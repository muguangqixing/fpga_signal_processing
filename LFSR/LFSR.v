==> flow/design.v <==
module lfsr(
    input clk,
    input rstn,
    output reg [7:0] out1,
    output reg [15:0] out2
);
    always @(posedge clk) begin
        if (~rstn) begin
            out1 <= 8'b0001_0001;  
        end else begin
            out1 <= {out1[6:0], out1[7] ^ out1[4] ^ out1[1] ^ out1[0]};  
        end
    end
    always @(posedge clk) begin
        if (~rstn) begin
            out2 <= 16'b0100_1011_0101_0001;  
        end else begin
            out2 <= {out2[15:0], out2[15] ^ out2[7] ^ out2[6] ^ out2[5] ^ out2[2]};  
        end
    end
endmodule
`timescale 1ps/1ps
module tb_lfsr();
reg clk;
reg rstn;
wire [7:0] out1;
wire [15:0] out2;
always #10 begin
    clk <= ~clk;
end
initial begin
    clk <= 0;
    rstn <= 0;
    #100 rstn <= 1;
end
lfsr uut(
    .clk(clk),
    .rstn(rstn),
    .out1(out1),
    .out2(out2)
);
endmodule
# Step by step through the tools: lfsr
# Tool output for the design above, in the order of the flow.
# Line numbers count from 1 in the design file above.
# Cell names lack the library's common part.
# Not given: -
dict set report design {
  design {lfsr}
  clock {clk}
  cell_library {sky130hd}
  corner {tt_025C_1v80}
}

# Word-level counts
# Source: Yosys, flattened and elaborated, memories not mapped. Widths are those after wreduce; folded enables and synchronous resets count as part of the registers. Registers that Yosys merges into a memory's read port (data or address) are not register bits. Print and check cells do not count. Equal cells are merged and count once.
dict set report bits {
  regBits 24
  out_inout_bits 24
  elab_cells 9
  in_bits 2
}
dict set report classes {
  bitwise 7
}
# operator count
set ops {}
lappend ops {{bitwise XOR 1 bit} 7}

# Depth
# Yosys ltp: most cells in a row. Word level: on the elaborated netlist, between registers, memories and ports. Mapped: between sequential cells and ports; inverters and the memories' decode and read muxes count.
dict set report logic_depth {
  ltp_word 4
  ABC_AREA 0
  depth_mapped 3
  depth_no_buf 3
}

# Netlist
# Source: synth_stat.txt of the flow (Yosys; design flattened, memories mapped). It holds for the ABC_AREA given above (unset counts as 0); a run with the other value may have another netlist.
# type count type_area_um2
set by_type {}
lappend by_type {dfxtp_1 24 480.461}
lappend by_type {and2_1 15 93.84}
lappend by_type {nand2b_1 7 43.792}
lappend by_type {xnor2_1 3 26.275}
lappend by_type {xnor3_1 1 22.522}
lappend by_type {xor2_1 2 17.517}
lappend by_type {clkbuf_1 2 7.507}
lappend by_type {nand2_1 2 7.507}
dict set report synth_totals {
  cell_count 56
  ffs 24
  n_buf 2
  synth_area_mm2 0.0006994
}

# Worst setup path after synthesis
# Source: OpenSTA report_checks on the synthesized netlist (no wires, ideal clock, input and output delay 20% of the period each), path of least setup slack; recovery checks are left aside. Register names are those of the netlist, which keeps one name where synthesis merged equal registers.
dict set report synth_timing {
  kind {reg-to-reg}
  startpoint {reg out2[7]}
  endpoint {reg out2[0]}
  path_delay_ns 1.088
  driving_pins 4
  launch_ns 0.000
  arrival_time_ns 0.964
  required_time_ns 1.086
  setup_time_ns 0.124
  period_ns 1.21
  setup_slack_ns 0.122
  synth_period_reached_ns 1.088
}
# "path_delay_ns" is the arrival time less input delay plus setup time.
# "driving_pins": output pins that drive a net of the path, with the launching flip-flop's if there is one; two outputs of one cell count as two.
# "synth_period_reached_ns" is the clock period less the worst setup slack; recovery checks do not enter. This is arithmetic on one report: input and output delays are still those of the set period (20% each).
# The rows between start and end are the longest chain of elaborated cells between them; the timing report does not say that the signal goes this way. Where chains are equally long, one stands for them.
# Each line given opens the expression or statement behind the cell; cells for indexed reads and writes are added by Yosys, which also makes memories of some case tables.
dict set report synth_between {
  cell_sequence {dfxtp_1 -> xnor3_1 -> xnor2_1 -> nand2_1}
  elab_chain_len 4
}
# element line_no
set synth_lines {}
lappend synth_lines {{start, declared} 5} ;# output reg [15:0] out2
lappend synth_lines {{start, assigned} 16} ;# out2 <= 16'b0100_1011_0101_0001;
lappend synth_lines {{start, assigned} 18} ;# out2 <= {out2[15:0], out2[15] ^ out2[7] ^ out2[6] ^ out2[5] ^ out2[2]};
lappend synth_lines {{bitwise XOR 1 bit x4} 18}
lappend synth_lines {{end, assigned} 16}
lappend synth_lines {{end, assigned} 18}
lappend synth_lines {{end, declared} 5}

# Worst path after layout
# From the final timing report of entry A: the path of least setup slack in the routed layout; clock arrival at registers is part of the times.
dict set report layout_timing {
  kind {reg-to-output}
  startpoint {reg out2[9]}
  endpoint {out out2[9]}
  required_time_ns 0.89
  launch_ns 0.30
  period_ns 1.11
  arrival_time_ns 0.86
  driving_pins 2
  setup_slack_ns 0.03
  output_delay_ns 0.22
}
dict set report layout_between {
  cell_sequence {dfxtp_2 -> clkdlybuf4s15_2}
  elab_chain_len 0
}
# element line_no
set layout_lines {}
lappend layout_lines {{start, declared} 5} ;# output reg [15:0] out2
lappend layout_lines {{start, assigned} 16} ;# out2 <= 16'b0100_1011_0101_0001;
lappend layout_lines {{start, assigned} 18} ;# out2 <= {out2[15:0], out2[15] ^ out2[7] ^ out2[6] ^ out2[5] ^ out2[2]};
lappend layout_lines {{end, declared} 5}

Subject: lfsr on sky130hd, stored results

Hello all,

2 stored runs of lfsr in the flow (synthesis by Yosys, layout by OpenROAD, sky130hd cells), in arbitrary order. Constraints: input delay and output delay 20% of the set period each, output load 0.01 pF.
"period_less_ws_ns" = clock period - worst setup slack. The figure is calculated, with input and output delays left at 20% of the set period.
"timing.worst_path_ns": the worst setup path's part of the clock period (all of it between registers, 20% less for each end at a port) less its slack. A launch clock that arrives late makes it longer, a capture clock that arrives late makes it shorter.
By "power_uw" is meant OpenSTA's value without simulated activity: inputs other than the clock are taken to toggle once in ten clock periods, and the tool carries that through the logic.

[flow] entry A: files
==> flow/run.sh <==
#!/bin/bash
# the make line also repeats the synthesis and layout settings of config.mk as NAME=value (left out here)
make -C /OpenROAD-flow-scripts/flow DESIGN_CONFIG=/design/flow/config.mk WORK_HOME=/design/flow/orfs CLKGATE_MAP_FILE= finish
==> flow/config.mk <==
export PLATFORM = sky130hd
export DESIGN_NAME = lfsr
export DESIGN_NICKNAME = lfsr
export VERILOG_FILES = /design/flow/design.v
export SDC_FILE = /design/flow/constraint.sdc
export NUM_CORES = 4
export LEC_CHECK = 0
export CAP_MARGIN = 20
export CELL_PAD_IN_SITES_GLOBAL_PLACEMENT = 3
export CORE_ASPECT_RATIO = 1.41
export CORE_MARGIN = 2
export CORE_UTILIZATION = 35
export GPL_TIMING_DRIVEN = 1
export MIN_ROUTING_LAYER = met2
export PLACE_DENSITY_LB_ADDON = 0.04
export SLEW_MARGIN = 30
==> flow/constraint.sdc <==
create_clock -name core_clock -period 1.11 [get_ports {clk}]
set_input_delay 0.2220 -clock core_clock [delete_from_list [all_inputs] [get_ports {clk}]]
set_output_delay 0.2220 -clock core_clock [all_outputs]
set_load 0.01 [all_outputs]

[flow] entry A: metrics
[metrics] power_uw = 1784
[metrics] post_route_stdcell_area_mm2 = 0.0009997
[metrics] post_route_util_pct = 51.9
[metrics] period_less_ws_ns = 1.082
[metrics] yosys.chip_area_mm2 = 0.0006994
[metrics] dieArea_mm2 = 0.0023771
[metrics] timing.worst_path_ns = 0.86
[metrics] worstPathKind = reg-to-output
[metrics] fin_ws_ns = 0.028
[metrics] final_hold_ws_ns = 0.438
[metrics] fin_tns_ns = 0.000

[flow] entry B: files
==> flow/run.sh <==
#!/bin/bash
# the make line also repeats the synthesis and layout settings of config.mk as NAME=value (left out here)
make -C /OpenROAD-flow-scripts/flow DESIGN_CONFIG=/design/flow/config.mk WORK_HOME=/design/flow/orfs CLKGATE_MAP_FILE= finish
==> flow/config.mk <==
export PLATFORM = sky130hd
export DESIGN_NAME = lfsr
export DESIGN_NICKNAME = lfsr
export VERILOG_FILES = /design/flow/design.v
export SDC_FILE = /design/flow/constraint.sdc
export NUM_CORES = 4
export LEC_CHECK = 0
export CAP_MARGIN = 20
export CORE_MARGIN = 2
export CORE_UTILIZATION = 64
export SLEW_MARGIN = 20
==> flow/constraint.sdc <==
create_clock -name core_clock -period 1.2 [get_ports {clk}]
set_input_delay 0.2400 -clock core_clock [delete_from_list [all_inputs] [get_ports {clk}]]
set_output_delay 0.2400 -clock core_clock [all_outputs]
set_load 0.01 [all_outputs]

[flow] entry B: not finished: placement ended with error GPL-0301

Thanks
